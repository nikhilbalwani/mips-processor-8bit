==> flow/design.v <==
`timescale 1ns / 1ps
module Dependency_Check_Block(imm, RW_dm, op_dec, mux_sel_A, mux_sel_B, imm_sel, mem_en_ex, mem_rw_ex, mem_mux_sel_dm, ins, clk, reset);
	input [23:0] ins;
	input clk, reset;
	output reg [7:0] imm;
	output reg [4:0] RW_dm, op_dec;
	output [1:0] mux_sel_A, mux_sel_B;
	output imm_sel, mem_en_ex, mem_rw_ex, mem_mux_sel_dm;
	wire [5:0] op_dec_rst;
	wire JMP, Cond_J;
	wire [18:0] nJCL, flag, ins_tmp;
	wire mask;
	wire [4:0] RA, RB, RW;
	wire imm_flag, LD_flag, ST_flag, mem_rw;
	reg [4:0] RA_dec, RB_dec, RW_dec, RW_ex, RW_wb;
	reg LD1, LD_dec, mem_rw_dec, mem_mux_sel_ex, ST_dec, imm_sel, mem_rw_ex, mem_en_ex, mem_mux_sel_dm;
	wire LD1_rst, imm_flag_rst, LD_dec_rst, ST_dec_rst, mem_rw_dec_rst, mem_rw_ex_rst, mem_mux_sel_ex_rst, mem_en_ex_rst, mem_mux_sel_dm_rst;
	wire [4:0] RA_rst, RB_rst, RW_rst, RW_dec_rst, RW_ex_rst, RW_dm_rst;
	wire [7:0] imm_rst;
	assign JMP = ins[23] & ins[22] & ~ins[21] & ~ins[20] & ~ins[19];	 
	assign Cond_J = ins[23] & ins[22] & ins[21];  
	assign mask = ~(JMP | Cond_J | LD1);  
	assign nJCL = {mask, mask, mask, mask, mask, mask, mask, mask, mask, mask, mask, mask, mask, mask, mask, mask, mask, mask, mask};
	assign flag = ins[18:0] & nJCL;  
	assign ins_tmp = ins[18:0] & nJCL;
	assign RW = ins_tmp[18:14];	 
	assign RA = ins_tmp[13:9];  
	assign RB = ins_tmp[8:4];  
	assign mux_sel_A = (RA_dec == RW_ex) ? 2'b01 : (RA_dec == RW_dm) ? 2'b10 : (RA_dec == RW_wb) ? 2'b11 : 2'b00;
	assign mux_sel_B = (RB_dec == RW_ex) ? 2'b01 : (RB_dec == RW_dm) ? 2'b10 : (RB_dec == RW_wb) ? 2'b11 : 2'b00;
	assign imm_flag = ~ins[23] & ins[22];
	assign mem_rw = ins[19];
	assign LD_flag = ins[23] & ~ins[22] & ins[21] & ~ins[20] & ~ins[19];	 
	assign ST_flag = ins[23] & ~ins[22] & ins[21] & ~ins[20] & ins[19];  
	assign LD1_rst = (reset == 1'b0) ? 1'b0 : ins[23] & ~ins[22] & ins[21] & ~ins[20] & ~ins[19] & ~LD1;
	assign RA_rst = (reset == 1'b0) ? 5'b0_0000 : RA;
	assign RB_rst = (reset == 1'b0) ? 5'b0_0000 : RB;
	assign RW_rst = (reset == 1'b0) ? 5'b0_0000 : RW;
	assign RW_dec_rst = (reset == 1'b0) ? 5'b0_0000 : RW_dec;
	assign RW_ex_rst = (reset == 1'b0) ? 5'b0_0000 : RW_ex;
	assign RW_dm_rst = (reset == 1'b0) ? 5'b0_0000 : RW_dm;
	assign imm_flag_rst = (reset == 1'b0) ? 1'b0 : imm_flag;
	assign imm_rst = (reset == 1'b0) ? 8'b0000_0000 : ins[8:1];
	assign LD_dec_rst = (reset == 1'b0) ? 1'b0 : LD_flag & ~LD_dec;
	assign ST_dec_rst = (reset == 1'b0) ? 1'b0 : ST_flag;
	assign op_dec_rst = (reset == 1'b0) ? 5'b0_0000 : ins[23:19];
	assign mem_rw_dec_rst = (reset == 1'b0) ? 1'b0 : ins[19];
	assign mem_rw_ex_rst = (reset == 1'b0) ? 1'b0 : mem_rw_dec;
	assign mem_mux_sel_ex_rst = (reset == 1'b0) ? 1'b0 : ~mem_rw_dec & (LD_dec | ST_dec);
	assign mem_en_ex_rst = (reset == 1'b0) ? 1'b0 : LD_dec | ST_dec;
	assign mem_mux_sel_dm_rst = (reset == 1'b0) ? 1'b0 : mem_mux_sel_ex;
	always @ (posedge clk)  
	begin
		op_dec <= op_dec_rst;
		LD1 <= LD1_rst;
		RA_dec <= RA_rst;
		RB_dec <= RB_rst;
		RW_dec <= RW_rst;
		RW_ex <= RW_dec_rst;
		RW_dm <= RW_ex_rst;
		RW_wb <= RW_dm_rst;
		imm_sel <= imm_flag_rst;
		imm <= imm_rst;
		LD_dec <= LD_dec_rst;
		ST_dec <= ST_dec_rst;
		mem_rw_dec <= mem_rw_dec_rst;
		mem_rw_ex <= mem_rw_ex_rst;
		mem_mux_sel_ex <= mem_mux_sel_ex_rst;
		mem_en_ex <= mem_en_ex_rst;
		mem_mux_sel_dm <= mem_mux_sel_dm_rst;
	end
endmodule
From RTL to reports: Dependency_Check_Block
The steps from the RTL of Dependency_Check_Block to its reports follow in flow order.
Line numbers count from 1 in the design file above.
{ "setup": {"top_module": "Dependency_Check_Block", "clock_port": "clk", "lib": "sky130hd", "pvt_corner": "tt_025C_1v80"} }

Word-level counts
Counts by Yosys on the flattened word-level netlist (proc, flatten, opt, wreduce; memories kept). Register bits leave out memories and registers merged into their read ports (data or address); mux counts leave out enables and synchronous resets folded into registers. Print and check cells are left out. Cells with the same type and inputs are merged into one.
{ "classes": {"cmp": 0, "logic": 27, "reduce_logical": 0, "div": 0, "addsub": 0, "n_mux": 6, "mul": 0, "shifts": 0, "equal": 6} }
{ "op_table": {"columns": ["cell", "count"], "rows": [
  ["equality test 5 bit", 6],
  ["bitwise AND 19 bit", 1],
  ["bitwise AND 1 bit", 14],
  ["two-way mux 2 bit", 6],
  ["NOT 1 bit", 9],
  ["OR 1 bit", 3]
]} }
{ "word_totals": {"ramBits": 0, "latchBits": 0, "output_inout_bits": 26, "memories": 0, "input_bits": 26, "clocked_rd_ports_x_width": 0, "wordCells": 56, "regBits": 52, "romBits": 0} }

Longest topological paths
Yosys ltp: most cells in a row. Word level: on the elaborated netlist, between registers, memories and ports. Mapped: between sequential cells and ports; inverters and the memories' decode and read muxes count.
{ "logic_depth": {"depth_word": 8, "ABC_AREA": 0, "ltp_mapped": 4, "depth_no_buf": 4} }

Mapped cells and area
Source: synth_stat.txt of the flow (Yosys; design flattened, memories mapped). It holds for the ABC_AREA given above (unset counts as 0); a run with the other value may have another netlist.
{ "synth_totals": {"buf_cells": 4, "cells": 164, "seqArea_um2": 1021.0, "ff_cells": 51, "area_um2": 1783.0} }
{ "by_type": {"columns": ["cell", "count", "area_total_um2"], "rows": [
  ["sky130_fd_sc_hd__dfxtp_1", 51, 1.02E+03],
  ["sky130_fd_sc_hd__and2_1", 34, 212.704],
  ["sky130_fd_sc_hd__xnor2_1", 16, 140.134],
  ["sky130_fd_sc_hd__xor2_1", 14, 122.618],
  ["sky130_fd_sc_hd__nor2_1", 9, 33.782],
  ["sky130_fd_sc_hd__nand3_1", 6, 30.029],
  ["sky130_fd_sc_hd__nor3_1", 5, 25.024],
  ["sky130_fd_sc_hd__inv_1", 6, 22.522],
  ["sky130_fd_sc_hd__nor2_8", 1, 20.019],
  ["sky130_fd_sc_hd__o32a_1", 2, 20.019],
  ["sky130_fd_sc_hd__nand2_1", 5, 18.768],
  ["sky130_fd_sc_hd__a31o_4", 1, 17.517],
  ["sky130_fd_sc_hd__o32ai_1", 2, 17.517],
  ["sky130_fd_sc_hd__and3_1", 2, 12.512],
  ["sky130_fd_sc_hd__nand3b_2", 1, 11.261],
  ["sky130_fd_sc_hd__and2_4", 1, 8.758],
  ["sky130_fd_sc_hd__and2b_1", 1, 7.507],
  ["sky130_fd_sc_hd__buf_4", 1, 7.507]
]} }
Not listed: further types 5, cells in them 6.

Timing after synthesis
Path of least setup slack by OpenSTA after synthesis, without wires, with an ideal clock, recovery checks aside; 20% of the period is set as input and as output delay. Where synthesis merged equal registers, the netlist keeps one of their names.
{ "synth_timing": {"path_type": "flip-flop to output port", "startpoint": "register RW_dm[4]", "endpoint": "output mux_sel_A[1]", "t_first_pin_ns": 0.000, "path_delay_ns": 1.076, "arrival_ns": 1.076, "path_buffers": 0, "driving_pins": 5, "path_slack_ns": 0.196, "tclk_ns": 1.59, "required_time_ns": 1.272, "period_less_setup_slack_ns": 1.394} }
"path_delay_ns" = arrival - input delay + setup time.
A path that ends at an output port has no setup time.
"driving_pins" counts driving pins, that of a launching flip-flop among them; a cell with two outputs on the path counts twice.
"period_less_setup_slack_ns" = period - worst setup slack (recovery checks aside). The figure is calculated, with input and output delays left at 20% of the set period.
The rows between start and end are the longest chain of elaborated cells between them; the timing report does not say that the signal goes this way. Where chains are equally long, one stands for them.
A line is the first line of the expression or statement that the cell stems from. Yosys adds cells for indexed reads and writes and turns some case tables into memories.
{ "synth_between": {"cell_sequence": "sky130_fd_sc_hd__dfxtp_1 -> sky130_fd_sc_hd__xnor2_1 -> sky130_fd_sc_hd__nand3_1 -> sky130_fd_sc_hd__nor3_1 -> sky130_fd_sc_hd__o32a_1", "elab_chain_len": 3, "cells_between": 3} }
{ "synth_lines": {"columns": ["item", "line", "text"], "rows": [
  ["start, declared", 6, "output reg [4:0] RW_dm, op_dec;"],
  ["start, assigned", 60, "RW_dm <= RW_ex_rst;"],
  ["equality test 5 bit", 29, "assign mux_sel_A = (RA_dec == RW_ex) ? 2'b01 : (RA_dec == RW_dm) ? 2'b10 : (RA_dec == RW_wb) ? 2'b11 : 2'b00;"],
  ["two-way mux 2 bit x2", 29, null],
  ["end, declared", 7, "output [1:0] mux_sel_A, mux_sel_B;"]
]} }

Worst path after layout
From the final timing report of flow run 2: the path of least setup slack in the routed layout; clock arrival at registers is part of the times.
{ "layout_timing": {"path_type": "flip-flop to output port", "startpoint": "register RA_dec[0]", "endpoint": "output mux_sel_A[1]", "tclk_ns": 1.64, "required_time_ns": 1.31, "t_first_pin_ns": 0.29, "path_buffers": 2, "driving_pins": 6, "path_slack_ns": -0.17, "arrival_ns": 1.48} }
The rows between start and end are the longest chain of elaborated cells between them; the timing report does not say that the signal goes this way. Where chains are equally long, one stands for them.
{ "layout_between": {"cell_sequence": "sky130_fd_sc_hd__dfxtp_2 -> sky130_fd_sc_hd__buf_4 -> sky130_fd_sc_hd__xor2_1 -> sky130_fd_sc_hd__nor3_2 -> sky130_fd_sc_hd__o32a_1 -> sky130_fd_sc_hd__buf_2", "elab_chain_len": 4, "cells_between": 6} }
{ "layout_lines": {"columns": ["item", "line", "text"], "rows": [
  ["start, declared", 15, "reg [4:0] RA_dec, RB_dec, RW_dec, RW_ex, RW_wb;"],
  ["start, assigned", 56, "RA_dec <= RA_rst;"],
  ["equality test 5 bit", 29, "assign mux_sel_A = (RA_dec == RW_ex) ? 2'b01 : (RA_dec == RW_dm) ? 2'b10 : (RA_dec == RW_wb) ? 2'b11 : 2'b00;"],
  ["two-way mux 2 bit x3", 29, null],
  ["end, declared", 7, "output [1:0] mux_sel_A, mux_sel_B;"]
]} }

Data sheet: physical implementation of Dependency_Check_Block

Measured data: module Dependency_Check_Block, platform sky130hd, 2 stored runs of the flow under differing settings, order arbitrary. Input and output delays are each 20% of the period that was set; the output load is 0.01 pF.
By "period_reached_ns" is meant the clock period of the run minus its worst setup slack. This is arithmetic on one report: input and output delays are still those of the set period (20% each).
"timing.worst_path_ns" = time allowed to the worst setup path (clock period - input delay - output delay, where it has them) - its slack; a late launch clock adds to it, a late capture clock takes from it.
By "power_uw" is meant OpenSTA's value without simulated activity: inputs other than the clock are taken to toggle once in ten clock periods, and the tool carries that through the logic.
[
  {
    "run": "flow run 1",
    "settings": { "period_ns": 1.06, "CORE_UTILIZATION": 62, "SETUP_SLACK_MARGIN": 0.03, "PLACE_DENSITY_LB_ADDON": 0.21, "CORE_ASPECT_RATIO": 0.81, "CELL_PAD_IN_SITES_GLOBAL_PLACEMENT": 2, "CELL_PAD_IN_SITES_DETAIL_PLACEMENT": 1, "CTS_CLUSTER_DIAMETER": 104, "CAP_MARGIN": 20, "CORE_MARGIN": 2, "SLEW_MARGIN": 20 },
    "outcome": "no results, placement failed with FLW-0024"
  },
  {
    "run": "flow run 2",
    "settings": { "period_ns": 1.64, "SETUP_SLACK_MARGIN": -0.03, "CAP_MARGIN": 20, "CORE_MARGIN": 2, "CORE_UTILIZATION": 40, "SLEW_MARGIN": 20 },
    "results": { "synth_chip_area_um2": 1783.0, "dieArea_um2": 5007.7, "post_route_stdcell_area_um2": 2630.0, "finish.utilization_pct": 60.8, "final_setup_ws_ns": -0.168, "fin_tns_ns": -0.582, "fin_hold_ws_ns": 0.423, "power_uw": 2446, "period_reached_ns": 1.808, "timing.worst_path_ns": 1.48, "worstPathKind": "flip-flop to output port" }
  }
]
