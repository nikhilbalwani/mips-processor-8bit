==> flow/design.v <==
`timescale 1ns / 1ps
module Register_Bank_Block(
	output [7:0] A,
    output [7:0] B,
    input [23:0] ins,
    input [7:0] ans_ex,
    input [7:0] ans_dm,
    input [7:0] ans_wb,
    input [7:0] imm,
    input [4:0] RW_dm,
    input [2:0] mux_sel_A,
    input [2:0] mux_sel_B,
    input imm_sel,
    input clk
    );
	wire [7:0] BI; 
	reg [7:0] reg_bank[0:31];		 
	reg [7:0] AR, BR;
	assign A = mux_sel_A[0] & mux_sel_A[1] ? ans_wb : mux_sel_A[0] & ~mux_sel_A[1] ? ans_ex : ~mux_sel_A[0] & mux_sel_A[1] ? ans_dm : AR;
	assign BI = mux_sel_B[0] & mux_sel_B[1] ? ans_wb : mux_sel_B[0] & ~mux_sel_B[1] ? ans_ex : ~mux_sel_B[0] & mux_sel_B[1] ? ans_dm : BR;
	assign B = imm_sel ? imm : BI;
	always@(posedge clk)
	begin
		AR <= reg_bank[ins[13:9]];
		BR <= reg_bank[ins[8:4]];
		reg_bank[RW_dm] <= ans_dm;
	end
endmodule
## Tool chain data of Register_Bank_Block

Tool output for the design above, in the order of the flow.
Line numbers count from 1 in the design file above.
Cell names lack the library's common part.
Not given: -

- Top: Register_Bank_Block
- Clock port: clk
- Standard-cell library: sky130hd
- Corner: tt_025C_1v80

## Elaborated design

Yosys after proc, flatten, opt, wreduce and memory -nomap, before mapping. Enables and synchronous resets that opt folds into registers are not counted as muxes. Memory bits, and registers merged into a memory's read port (data or address), are not among the register bits. Print and check cells are not counted. Equal cells are merged and count once.
Yosys's memory passes give these memory sizes; they may raise the number of words (mostly to a power of two), join words into wider ones and drop unused or constant bits.

- Register bits: 0
- Latch bits: 0
- Memory bits (writable): 256
- Bits in read-only memories: 0
- Word width x clocked read ports: 16
- Memories: 1

Memories:

| memory | words | bits a word | read ports | write ports | RTL line | text |
|---|---|---|---|---|---|---|
| reg_bank | 32 | 8 | 2 | 1 | 17 | `reg [7:0] reg_bank[0:31];` |

- Add/sub/neg operators: 0
- Multipliers: 0
- Div/mod/pow operators: 0
- $lt $le $gt $ge: 0
- Equality and inequality tests: 0
- Shift operators: 0
- Multiplexer cells: 7
- Bitwise operators: 10
- Reduce/logical cells: 0

Operators by type and width:

| cell | number |
|---|---|
| 8-bit two-way mux | 7 |
| 1-bit AND | 6 |
| 1-bit NOT | 4 |

## Logic depth

Yosys ltp: most cells in a row. Word level: on the elaborated netlist, between registers, memories and ports. Mapped: between sequential cells and ports; inverters and the memories' decode and read muxes count.

- Depth after elaboration: 6
- ABC_AREA: 0
- Mapped depth: 5
- Mapped depth without buffers: 3

## Synthesis result

The flow's flattened synthesis, as Yosys stat reports it; memories are mapped. The netlist is that of the ABC_AREA named above (0 if unset); the other value can give another one.
The area totals of this step are shown rounded.

Cell types:

| type | number |
|---|---|
| edfxtp_1 | 256 |
| mux4_2 | 176 |
| dfxtp_1 | 16 |
| mux2_2 | 24 |
| nor2_1 | 33 |
| buf_4 | 12 |
| buf_1 | 16 |
| clkbuf_1 | 14 |
| buf_6 | 2 |
| nand3b_1 | 3 |
| or3b_2 | 2 |
| nand2b_1 | 2 |
| buf_2 | 2 |
| nand2_1 | 2 |
| or2_2 | 1 |
| or3_1 | 1 |
| nand3_1 | 1 |

- Cells in the netlist: 563
- Cell area after synthesis: 12700 um2
- Flip-flop cells: 272
- Buffer cells: 46

## Path before layout

OpenSTA on the mapped netlist: ideal clock, no wires. The path of least setup slack (recovery checks aside). Input and output delay are each 20% of the period. Register names are those of the netlist, which keeps one name where synthesis merged equal registers.

- Path kind: in2reg
- Start: input port ins[5]
- End: register BR[0]
- Period: 2.37 ns
- Input delay: 0.474 ns
- Library setup time: 0.121 ns
- Data arrival time: 2.156 ns
- Slack: 0.093 ns
- Path delay: 1.803 ns
- Stages: 5
- Synthesis period reached: 2.277 ns

"path delay" = arrival - input delay + setup time.
"stages" counts driving pins, that of a launching flip-flop among them; a cell with two outputs on the path counts twice.
"synthesis period reached" is the clock period less the worst setup slack; recovery checks do not enter. This is arithmetic on one report: input and output delays are still those of the set period (20% each).

- Path through: clkbuf_1 > buf_1 > mux4_2 > mux4_2 > mux2_2

RTL lines, path post-synthesis:

| what | RTL line | text |
|---|---|---|
| start, declared | 5 | `input [23:0] ins,` |
| end, declared | 18 | `reg [7:0] AR, BR;` |

Chain of elaborated cells between the ends: none given.

## Worst path after layout

Path of least setup slack in the final report of run A (OpenROAD, finished layout, wires in). Where an end is a register, its clock arrival counts in the times.

- Path kind: in2out
- Start: input port mux_sel_B[0]
- End: output port B[0]
- Period: 4.44 ns
- Input delay: 0.89 ns
- Data arrival time: 3.10 ns
- Slack: 0.46 ns
- Stages: 4

Between the ends stands the longest chain of elaborated cells between them, by number of cells; it is not shown to be the way that was timed. Of several equally long chains one is given.
A line is the first line of the expression or statement that the cell stems from. Yosys adds cells for indexed reads and writes and turns some case tables into memories.

- Path through: clkdlybuf4s50_1 > mux4_2 > mux2_2 > clkdlybuf4s50_1
- Cells in the longest elaborated chain: 6
- Elaborated cells between the ends (all ways): 8
- Source lines of those cells: 2

RTL lines, path post-layout:

| what | RTL line | text |
|---|---|---|
| start, declared | 12 | `input [2:0] mux_sel_B,` |
| 1-bit NOT | 20 | `assign BI = mux_sel_B[0] & mux_sel_B[1] ? ans_wb : mux_sel_B[0] & ~mux_sel_B[1] ? ans_ex : ~mux_sel_B[0] & mux ...` |
| 1-bit AND | 20 |  |
| 8-bit two-way mux x3 | 20 |  |
| 8-bit two-way mux | 21 | `assign B = imm_sel ? imm : BI;` |
| end, declared | 4 | `output [7:0] B,` |

Register_Bank_Block through Yosys and OpenROAD on sky130hd: 2 stored runs, unordered, with their settings and measured results. The constraints put input and output delay at 20% of the set period each and load the outputs with 0.01 pF.
"period reached" is the run's clock period less its worst setup slack. It is reckoned from that one timing run; input and output delays stay at 20% of the period that was set.
"worst path time" is the time allowed to the run's worst setup path (the clock period less input and output delay, where it has them) less its slack. Clock arrival times count: a late capture clock shortens it, a late launch clock lengthens it.
"total power after layout" is the tool's figure for a default switching activity; nothing was simulated.
The measured numbers are rounded.
Settings: . = not set for that run.

| setting or result | run A | run B |
|---|---|---|
| period_ns | 4.44 | 2.17 |
| CORE_UTILIZATION | 42 | 53 |
| SETUP_SLACK_MARGIN | 0.26 | 0.39 |
| PLACE_DENSITY_LB_ADDON | 0.22 | . |
| CELL_PAD_IN_SITES_GLOBAL_PLACEMENT | 1 | 0 |
| TNS_END_PERCENT | 5 | . |
| CTS_CLUSTER_SIZE | 86 | 28 |
| SLEW_MARGIN | 30 | 20 |
| MIN_ROUTING_LAYER | met2 | met1 |
| CAP_MARGIN | 20 | 20 |
| CORE_MARGIN | 2 | 8 |
| PLACE_DENSITY | . | 0.5 |
| HOLD_SLACK_MARGIN | . | 0.06 |
| ABC_AREA | . | 0 |
| GPL_ROUTABILITY_DRIVEN | . | 0 |
| CTS_CLUSTER_DIAMETER | . | 43 |
| MAX_ROUTING_LAYER | . | met5 |
| period reached (ns) | 3.985 | 2.152 |
| utilization in the final report (%) | 50.2 | 67.0 |
| die footprint (um2) | 31600 | 29100 |
| Yosys chip area after synthesis (um2) | 12700 | 12700 |
| setup slack of the worst path (ns) | 0.455 | 0.018 |
| worst path time (ns) | 2.21 | 1.28 |
| type of the worst setup path | in2out | in2out |
| setup total negative slack (ns) | 0.000 | 0.000 |
| total power after layout (W) | 0.00588 | 0.0126 |
