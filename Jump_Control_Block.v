==> flow/design.v <==
`timescale 1ns / 1ps
module Jump_Control_Block(
    output [7:0] jmp_loc,
    output pc_mux_sel,
    input [23:0] ins,
    input [7:0] Current_Address,
    input [3:0] flag_ex,
    input interrupt,
    input clk,
    input reset
    );
	wire JC, JNC, JZ, JNZ, JMP, RET;
	wire [7:0] Current_Address_temp1, Current_Address_temp2;
	reg [7:0] Current_Address_temp3;
	reg interrupt_temp1, interrupt_temp2;
	wire interrupt_rst, interrupt_temp1_rst;
	wire [3:0] flag_ex_temp1, flag_ex_temp3;
	reg [3:0] flag_ex_temp2;
	wire [7:0] jmp_loc_temp;
	assign JC = ~ins[19] & ~ins[20] & ins[21] & ins[22] & ins[23];
	assign JZ = ~ins[19] & ins[20] & ins[21] & ins[22] & ins[23];
	assign JNC = ins[19] & ~ins[20] & ins[21] & ins[22] & ins[23];
	assign JNZ = ins[19] & ins[20] & ins[21] & ins[22] & ins[23];
	assign JMP = ~ins[19] &  ~ins[20] & ~ins[21] & ins[22] & ins[23];
	assign RET = ~ins[19] & ~ins[20] & ~ins[21] & ~ins[22] & ins[23];
	assign Current_Address_temp1 = Current_Address + 1'b1;	 
	assign Current_Address_temp2 = (reset == 1'b1) ? ((interrupt == 1'b0) ? Current_Address_temp3 : Current_Address_temp1) : 8'b0000_0000;	 
	assign jmp_loc_temp = (interrupt_temp1 == 1'b0) ? ins[7:0] : 8'hf0;	 
	assign jmp_loc = (RET == 1'b1) ? Current_Address_temp3 : jmp_loc_temp;	 
	assign flag_ex_temp1 = (reset == 1'b1) ? ((interrupt_temp2 == 1'b1) ? flag_ex : flag_ex_temp2) : 4'b0000;  
	assign interrupt_rst = (reset == 1'b1) ? interrupt : 1'b0;
	assign interrupt_temp1_rst = (reset == 1'b1) ? interrupt_temp1 : 1'b0;
	assign flag_ex_temp3 = (RET == 1'b1) ? flag_ex_temp2 : flag_ex;  
	assign pc_mux_sel = (JC & flag_ex_temp3[0]) | (~flag_ex_temp3[0] & JNC) | (JZ & flag_ex_temp3[1]) | (JNZ & ~flag_ex_temp3[1]) | JMP | RET | interrupt_temp1;
	always @ (posedge clk)
	begin
		Current_Address_temp3 <= Current_Address_temp2;	 
		interrupt_temp1 <= interrupt_rst;  
		interrupt_temp2 <= interrupt_temp1_rst;  
		flag_ex_temp2 <= flag_ex_temp1;  
	end
endmodule
Reports on Jump_Control_Block --
What the tools print for Jump_Control_Block, step after step. Line numbers count from 1 in the design file above. A cell with -- has no value.
Design: top Jump_Control_Block, clock clk, standard-cell library sky130hd, timing corner tt_025C_1v80

Elaborated design --
Source: Yosys, flattened and elaborated, memories not mapped. Widths are those after wreduce; folded enables and synchronous resets count as part of the registers. Registers that Yosys merges into a memory's read port (data or address) are not register bits. Print and check cells do not count. Equal cells are merged and count once.
Operators by class: add/subtract/negate cells 1, multiplexer cells 3, bitwise operators 37
Operator list (count):
- bitwise AND 1 bit | 25
- 2-to-1 mux 8 bit | 2
- adder 8 x 1 -> 8 bit (second input constant) | 1
- bitwise OR 1 bit | 6
- NOT 1 bit | 6
- 2-to-1 mux 2 bit | 1
Word-level totals: flip-flop bits (word level) 12, bits of input ports 39, output and inout bits 9, cells after elaboration 45

Depth --
Depth = most cells in a row (Yosys ltp): at word level without a register or memory, in the mapped netlist without a sequential cell, where the memories' decode and read muxes count.
Logic depth: depth after elaboration 14, ABC_AREA 0, depth in mapped cells 4, mapped depth without buffers 4

Mapped cells and area --
The flow's flattened synthesis, as Yosys stat reports it; memories are mapped. The netlist is that of the ABC_AREA named above (0 if unset); the other value can give another one.
Mapped netlist: cells in the netlist 74, chip area (Yosys) 611.8 sq um, sequential area 180.2 sq um, flip-flop cells 9, buffers 4
Cell types:
- sky130_fd_sc_hd__dfxtp_1 | count 9, total area 180.173 sq um
- sky130_fd_sc_hd__o21ai_0 | count 13, total area 65.062 sq um
- sky130_fd_sc_hd__mux2_1 | count 4, total area 45.043 sq um
- sky130_fd_sc_hd__nor2b_1 | count 6, total area 37.536 sq um
- sky130_fd_sc_hd__nand3b_1 | count 4, total area 30.029 sq um
- sky130_fd_sc_hd__nor4b_4 | count 1, total area 23.773 sq um
- sky130_fd_sc_hd__mux2i_1 | count 2, total area 20.019 sq um
- sky130_fd_sc_hd__o211a_1 | count 2, total area 20.019 sq um
- sky130_fd_sc_hd__a31oi_1 | count 3, total area 18.768 sq um
- sky130_fd_sc_hd__nor2_1 | count 5, total area 18.768 sq um
- sky130_fd_sc_hd__or3_1 | count 3, total area 18.768 sq um
- sky130_fd_sc_hd__xnor2_1 | count 2, total area 17.517 sq um
- sky130_fd_sc_hd__xor2_1 | count 2, total area 17.517 sq um
- sky130_fd_sc_hd__nand3_1 | count 3, total area 15.014 sq um
- sky130_fd_sc_hd__ha_1 | count 1, total area 12.512 sq um
- sky130_fd_sc_hd__clkbuf_1 | count 3, total area 11.261 sq um
- sky130_fd_sc_hd__nand2_1 | count 3, total area 11.261 sq um
- sky130_fd_sc_hd__a21oi_1 | count 2, total area 10.01 sq um
Not listed: further types 6, cells in them 6.

Worst setup path after synthesis --
Source: OpenSTA report_checks on the synthesized netlist (no wires, ideal clock, input and output delay 20% of the period each), path of least setup slack; recovery checks are left aside. Register names are those of the netlist, which keeps one name where synthesis merged equal registers.
Timing path after synthesis: kind input to output, from input port ins[19], to output port jmp_loc[0], clock period 1.94 ns, input delay 0.388 ns, output delay 0.388 ns, time at the first pin 0.388 ns, arrival time 1.386 ns, required time 1.552 ns, slack 0.166 ns, delay of the path 0.998 ns, stages 4, path buffers 1, synthesis period reached 1.774 ns
"delay of the path" = arrival - input delay + setup time. At an output port there is no setup time. "stages" counts driving pins, that of a launching flip-flop among them; a cell with two outputs on the path counts twice. "synthesis period reached" = period - worst setup slack (recovery checks aside). The figure is calculated, with input and output delays left at 20% of the set period. The rows between start and end are the longest chain of elaborated cells between them; the timing report does not say that the signal goes this way. Where chains are equally long, one stands for them. A line is the first line of the expression or statement that the cell stems from. Yosys adds cells for indexed reads and writes and turns some case tables into memories.
Between the ends, after synthesis: cells stage by stage sky130_fd_sc_hd__nor4b_4 sky130_fd_sc_hd__and2b_1 sky130_fd_sc_hd__buf_4 sky130_fd_sc_hd__mux2_1, length of the longest elaborated chain 6, elaborated cells on any way between the ends 6, classes of those cells mux (1); logic (5)
Ends and longest elaborated chain, after synthesis:
- start, declared | line 5 | input [23:0] ins,
- NOT 1 bit | line 25 | assign RET = ~ins[19] & ~ins[20] & ~ins[21] & ~ins[22] & ins[23];
- bitwise AND 1 bit (4 in a row) | line 25
- 2-to-1 mux 8 bit | line 29 | assign jmp_loc = (RET == 1'b1) ? Current_Address_temp3 : jmp_loc_temp;
- end, declared | line 3 | output [7:0] jmp_loc,

Timing after layout --
From the final timing report of run A: the path of least setup slack in the routed layout; clock arrival at registers is part of the times.
Timing path post-layout: kind input to output, from input port ins[21], to output port jmp_loc[2], clock period 1.83 ns, input delay 0.37 ns, output delay 0.37 ns, time at the first pin 0.37 ns, arrival time 1.52 ns, required time 1.46 ns, slack -0.06 ns, stages 6, path buffers 3
The rows between start and end are the longest chain of elaborated cells between them; the timing report does not say that the signal goes this way. Where chains are equally long, one stands for them.
Between the ends, post-layout: cells stage by stage sky130_fd_sc_hd__buf_8 sky130_fd_sc_hd__nor4b_4 sky130_fd_sc_hd__and2b_2 sky130_fd_sc_hd__buf_4 sky130_fd_sc_hd__mux2_4 sky130_fd_sc_hd__buf_6, length of the longest elaborated chain 5, elaborated cells on any way between the ends 5, classes of those cells mux (1); logic (4)
Ends and longest elaborated chain, post-layout:
- start, declared | line 5 | input [23:0] ins,
- NOT 1 bit | line 25 | assign RET = ~ins[19] & ~ins[20] & ~ins[21] & ~ins[22] & ins[23];
- bitwise AND 1 bit (3 in a row) | line 25
- 2-to-1 mux 8 bit | line 29 | assign jmp_loc = (RET == 1'b1) ? Current_Address_temp3 : jmp_loc_temp;
- end, declared | line 3 | output [7:0] jmp_loc,

## Implementation results

Module Jump_Control_Block, platform sky130hd: 2 stored runs of the flow (Yosys, OpenROAD) with differing settings, in no particular order. Input and output delays are each 20% of the period that was set; the output load is 0.01 pF.
"worst setup path time" = time allowed to the worst setup path (clock period - input delay - output delay, where it has them) - its slack; a late launch clock adds to it, a late capture clock takes from it.
By "power" is meant OpenSTA's value without simulated activity: inputs other than the clock are taken to toggle once in ten clock periods, and the tool carries that through the logic.
[run A] settings: period_ns=1.83, SETUP_SLACK_MARGIN=0.09, CAP_MARGIN=20, CORE_MARGIN=2, CORE_UTILIZATION=40, SLEW_MARGIN=20
[run A] result: chip area after synthesis (Yosys) 611.8 sq um, die area 1858.5 sq um, standard-cell area of the final layout 1053.5 sq um, utilization 71.6%, worst setup slack after layout -0.056 ns, total negative slack -0.188 ns, worst hold slack 0.495 ns, power 0.0005381 W, worst setup path time 1.15 ns, worst setup path kind input to output
[run B] settings: period_ns=1.64, CORE_UTILIZATION=66, SETUP_SLACK_MARGIN=0.21, PLACE_DENSITY_LB_ADDON=0.05, CORE_ASPECT_RATIO=0.62, CORE_MARGIN=5, TNS_END_PERCENT=40, ABC_AREA=1, GPL_TIMING_DRIVEN=1, GPL_ROUTABILITY_DRIVEN=1, CTS_CLUSTER_SIZE=31, CAP_MARGIN=20, SLEW_MARGIN=20
[run B] result: did not finish, floorplanning stopped with PDN-0185
